==> flow/design.v <==
`timescale 1ns / 1ns
module wash_fsm (clk,ready,water_in,wash,drain,speed,heat_r,reset,start,full,cold,empty);
	input clk, reset, start, full, cold, empty;
	output ready, water_in, wash,drain, speed, heat_r; 
	reg ready, water_in, wash, drain, speed, heat_r;  
	parameter state0=0, state1=1, state2=2, state3=3, state4=4;
	reg[2:0] nxt_st = state0, state = state0;
	reg[27:0] t = 0 ; 
	parameter st2_counter = 200000000 , st4_counter = 100000000 ;
	reg countdown_on = 0; 
	always @(posedge clk) 
		begin: state_change_countdown	
				if (countdown_on) t = t + 1;
				else t = 0;
		end 
	always @(*)
		begin : next_state_logic
			heat_r = 0;
			countdown_on = 0;
			nxt_st= state;
				case (state)		
				state0: begin
								countdown_on = 0;
								if (start) nxt_st = state1;
						  end
				state1: begin
								countdown_on = 0;
								if (full) nxt_st = state2;
						  end
				state2: begin
								if (cold) heat_r = 1;
								else heat_r = 0;
								countdown_on = 1;
								if (t == st2_counter-1) 
									begin
										nxt_st = state3;
										heat_r = 0;
									end							
						  end
				state3: begin
								countdown_on = 0;
								if (empty) nxt_st = state4;
						  end
				state4: begin
								countdown_on = 1;
								if (t == st4_counter-1) nxt_st = state0;
						  end
				default: nxt_st = state0;  
			endcase 
		end 
	always @(posedge reset, posedge clk)
		begin : reset_detector
			if (reset) state <= state0;
			else state <= nxt_st;
		end
	always @(state)
		begin : output_logic
				case (state)
					state0: begin ready=1;water_in=0;wash=0;drain=0;speed=0;end 
					state1: begin ready=0;water_in=1;wash=0;drain=0;speed=0;end 
					state2: begin ready=0;water_in=0;wash=1;drain=0;speed=0;end 
					state3: begin ready=0;water_in=0;wash=0;drain=1;speed=0;end
					state4: begin ready=0;water_in=0;wash=0;drain=0;speed=1;end 
					default begin ready=1;water_in=0;wash=0;drain=0;speed=0;end
				endcase
		end		
endmodule
## Tool chain data of wash_fsm

The steps from the RTL of wash_fsm to its reports follow in flow order.
Line numbers count from 1 in the design file above.
Operators carry their Yosys type and port widths (W data, S select, Z words).
A cell with - has no value.

| design | value |
|---|---|
| top module | wash_fsm |
| clock | clk |
| library | sky130hd |
| library corner | tt_025C_1v80 |

## Elaborated design

Counts by Yosys on the flattened word-level netlist (proc, flatten, opt, wreduce; memories kept). Register bits leave out memories and registers merged into their read ports (data or address). Print and check cells are left out. Cells with the same type and inputs are merged into one.

| word-level totals | value |
|---|---|
| input port bits | 6 |
| flip-flop bits (word level) | 31 |
| output and inout bits | 6 |

| operators by class | value |
|---|---|
| equality and inequality tests | 11 |
| reductions and logical operators | 4 |
| add/sub/neg operators | 1 |
| muxes and demuxes | 15 |

Operator list:

| cell | number |
|---|---|
| $add A28 B1 Y28 const B | 1 |
| $eq A28 B27 Y1 const B | 1 |
| $eq A28 B28 Y1 const B | 1 |
| $pmux W3 S5 | 1 |
| $mux W3 | 5 |
| $ne A2 B2 Y1 const B | 5 |
| $mux W1 | 9 |
| $eq A3 B2 Y1 const B | 2 |
| $reduce_and A5 Y1 | 1 |
| $reduce_or A4 Y1 | 1 |
| $eq A3 B1 Y1 const B | 1 |
| $eq A3 B3 Y1 const B | 1 |
| $logic_not A3 Y1 | 1 |
| $reduce_or A2 Y1 | 1 |

## Depth

Depth = most cells in a row (Yosys ltp): at word level without a register or memory, in the mapped netlist without a sequential cell, where the memories' decode and read muxes count.

| logic depth | value |
|---|---|
| depth in word-level cells | 3 |
| ABC_AREA | 0 |
| gate-level depth with buffers | 7 |

## After synthesis

Source: synth_stat.txt of the flow (Yosys; design flattened, memories mapped). It holds for the ABC_AREA given above (unset counts as 0); a run with the other value may have another netlist.
Totals and module areas in this step are rounded.

Cell types:

| type | number |
|---|---|
| sky130_fd_sc_hd__dfxtp_1 | 28 |
| sky130_fd_sc_hd__or4_1 | 12 |
| sky130_fd_sc_hd__a21oi_1 | 16 |
| sky130_fd_sc_hd__dfrtp_1 | 3 |
| sky130_fd_sc_hd__nor2_1 | 17 |
| sky130_fd_sc_hd__or3_1 | 10 |
| sky130_fd_sc_hd__xnor2_1 | 7 |
| sky130_fd_sc_hd__o31ai_1 | 8 |
| sky130_fd_sc_hd__nand2_1 | 14 |
| sky130_fd_sc_hd__nand3_1 | 10 |
| sky130_fd_sc_hd__nand4_1 | 8 |
| sky130_fd_sc_hd__clkbuf_1 | 9 |
| sky130_fd_sc_hd__nor4_1 | 5 |
| sky130_fd_sc_hd__o21ai_0 | 6 |
| sky130_fd_sc_hd__xor2_1 | 3 |
| sky130_fd_sc_hd__and3_1 | 3 |
| sky130_fd_sc_hd__inv_1 | 5 |
| sky130_fd_sc_hd__o31a_1 | 2 |

Not listed: further types 16, cells in them 20.

| mapped netlist | value |
|---|---|
| cell area after synthesis | 1530 um^2 |
| mapped flip-flops | 31 |
| cells in the netlist | 186 |

## Path before layout

OpenSTA on the mapped netlist: ideal clock, no wires. The path of least setup slack (recovery checks aside). Input and output delay are each 20% of the period. Register names are those of the netlist, which keeps one name where synthesis merged equal registers.

| timing after synthesis | value |
|---|---|
| path type | reg-to-output |
| start point | register t[11] |
| end point | output port heat_r |
| path delay | 2026 ps |
| time at the first pin | 0 ps |
| arrival time | 2026 ps |
| buffers on the path | 0 |
| data required time | 4096 ps |
| path slack | 2070 ps |
| period | 5120 ps |
| stages on the path | 5 |
| period reached after synthesis | 3050 ps |

"path delay" is the arrival time less input delay plus setup time.
A path that ends at an output port has no setup time.
"stages on the path" counts driving pins, that of a launching flip-flop among them; a cell with two outputs on the path counts twice.
"period reached after synthesis" = period - worst setup slack (recovery checks aside). The figure is calculated, with input and output delays left at 20% of the set period.
Between the ends stands the longest chain of elaborated cells between them, by number of cells; it is not shown to be the way that was timed. Of several equally long chains one is given.
Each line given opens the expression or statement behind the cell; cells for indexed reads and writes are added by Yosys, which also makes memories of some case tables.

| on the way, after synthesis | value |
|---|---|
| cell sequence | sky130_fd_sc_hd__dfxtp_1 -> sky130_fd_sc_hd__or4_1 -> sky130_fd_sc_hd__or4_1 -> sky130_fd_sc_hd__or4_1 -> sky130_fd_sc_hd__and3_1 |
| length of the longest elaborated chain | 3 |
| elaborated cells on any way between the ends | 3 |
| RTL lines with such cells | 2 |
| classes of those cells | eq/ne (1); mux (2) |

Ends and longest elaborated chain, after synthesis:

| item | RTL line | RTL |
|---|---|---|
| start, declared | 8 | `reg[27:0] t = 0 ;` |
| start, assigned | 13 | `if (countdown_on) t = t + 1;` |
| start, assigned | 14 | `else t = 0;` |
| $eq A28 B28 Y1 | 34 | `if (t == st2_counter-1)` |
| $mux W1 | 34 |  |
| $mux W1 | 21 | `case (state)` |
| end, declared | 4 | `output ready, water_in, wash,drain, speed, heat_r;` |

## Worst path after layout

Path of least setup slack in the final report of flow run 1 (OpenROAD, finished layout, wires in). Where an end is a register, its clock arrival counts in the times.
The path's times are printed in steps of 10 ps; the period is the one set.

| timing after layout | value |
|---|---|
| path type | reg-to-output |
| start point | register t[0] |
| end point | output port heat_r |
| arrival time | 2980 ps |
| time at the first pin | 320 ps |
| period | 4460 ps |
| stages on the path | 7 |
| path slack | 590 ps |
| buffers on the path | 1 |
| data required time | 3570 ps |

Between the ends stands the longest chain of elaborated cells between them, by number of cells; it is not shown to be the way that was timed. Of several equally long chains one is given.

| on the way, after layout | value |
|---|---|
| cell sequence | sky130_fd_sc_hd__dfxtp_1 -> sky130_fd_sc_hd__ha_1 -> sky130_fd_sc_hd__nand4_1 -> sky130_fd_sc_hd__or4_1 -> sky130_fd_sc_hd__or4_1 -> sky130_fd_sc_hd__and3_1 -> sky130_fd_sc_hd__clkdlybuf4s50_1 |
| length of the longest elaborated chain | 3 |
| elaborated cells on any way between the ends | 3 |
| RTL lines with such cells | 2 |
| classes of those cells | eq/ne (1); mux (2) |

Ends and longest elaborated chain, after layout:

| item | RTL line | RTL |
|---|---|---|
| start, declared | 8 | `reg[27:0] t = 0 ;` |
| start, assigned | 13 | `if (countdown_on) t = t + 1;` |
| start, assigned | 14 | `else t = 0;` |
| $eq A28 B28 Y1 | 34 | `if (t == st2_counter-1)` |
| $mux W1 | 34 |  |
| $mux W1 | 21 | `case (state)` |
| end, declared | 4 | `output ready, water_in, wash,drain, speed, heat_r;` |

Add stored flow runs of wash_fsm

Below are 2 stored runs of the flow (Yosys, OpenROAD; platform sky130hd) on wash_fsm, each with its settings and what was measured, unordered. Constraints: input delay and output delay 20% of the set period each, output load 0.01 pF.
"time used up by the worst setup path" = time allowed to the worst setup path (clock period - input delay - output delay, where it has them) - its slack; a late launch clock adds to it, a late capture clock takes from it.
"time used up by the worst setup path" is known to 10 ps.
The results are shown rounded.
Settings: -- = not set for that run.

| item | flow run 1 | flow run 2 |
|---|---|---|
| period_ns | 4.46 | 2.59 |
| CORE_UTILIZATION | 51 | 59 |
| SETUP_SLACK_MARGIN | 0.23 | -- |
| CORE_MARGIN | 8 | 2 |
| CELL_PAD_IN_SITES_GLOBAL_PLACEMENT | 0 | -- |
| CAP_MARGIN | 20 | 10 |
| SLEW_MARGIN | 20 | 15 |
| PLACE_DENSITY_LB_ADDON | -- | 0.02 |
| TNS_END_PERCENT | -- | 60 |
| MAX_ROUTING_LAYER | -- | met4 |
| total die area (um^2) | 5020 | 3020 |
| mapped cell area after synthesis (um^2) | 1530 | 1530 |
| setup slack of the critical path (ps) | 589 | -314 |
| std-cell area (final layout) (um^2) | 1710 | 1920 |
| time used up by the worst setup path (ps) | 2980 | 2390 |
| class of the worst setup path | reg-to-output | reg-to-output |
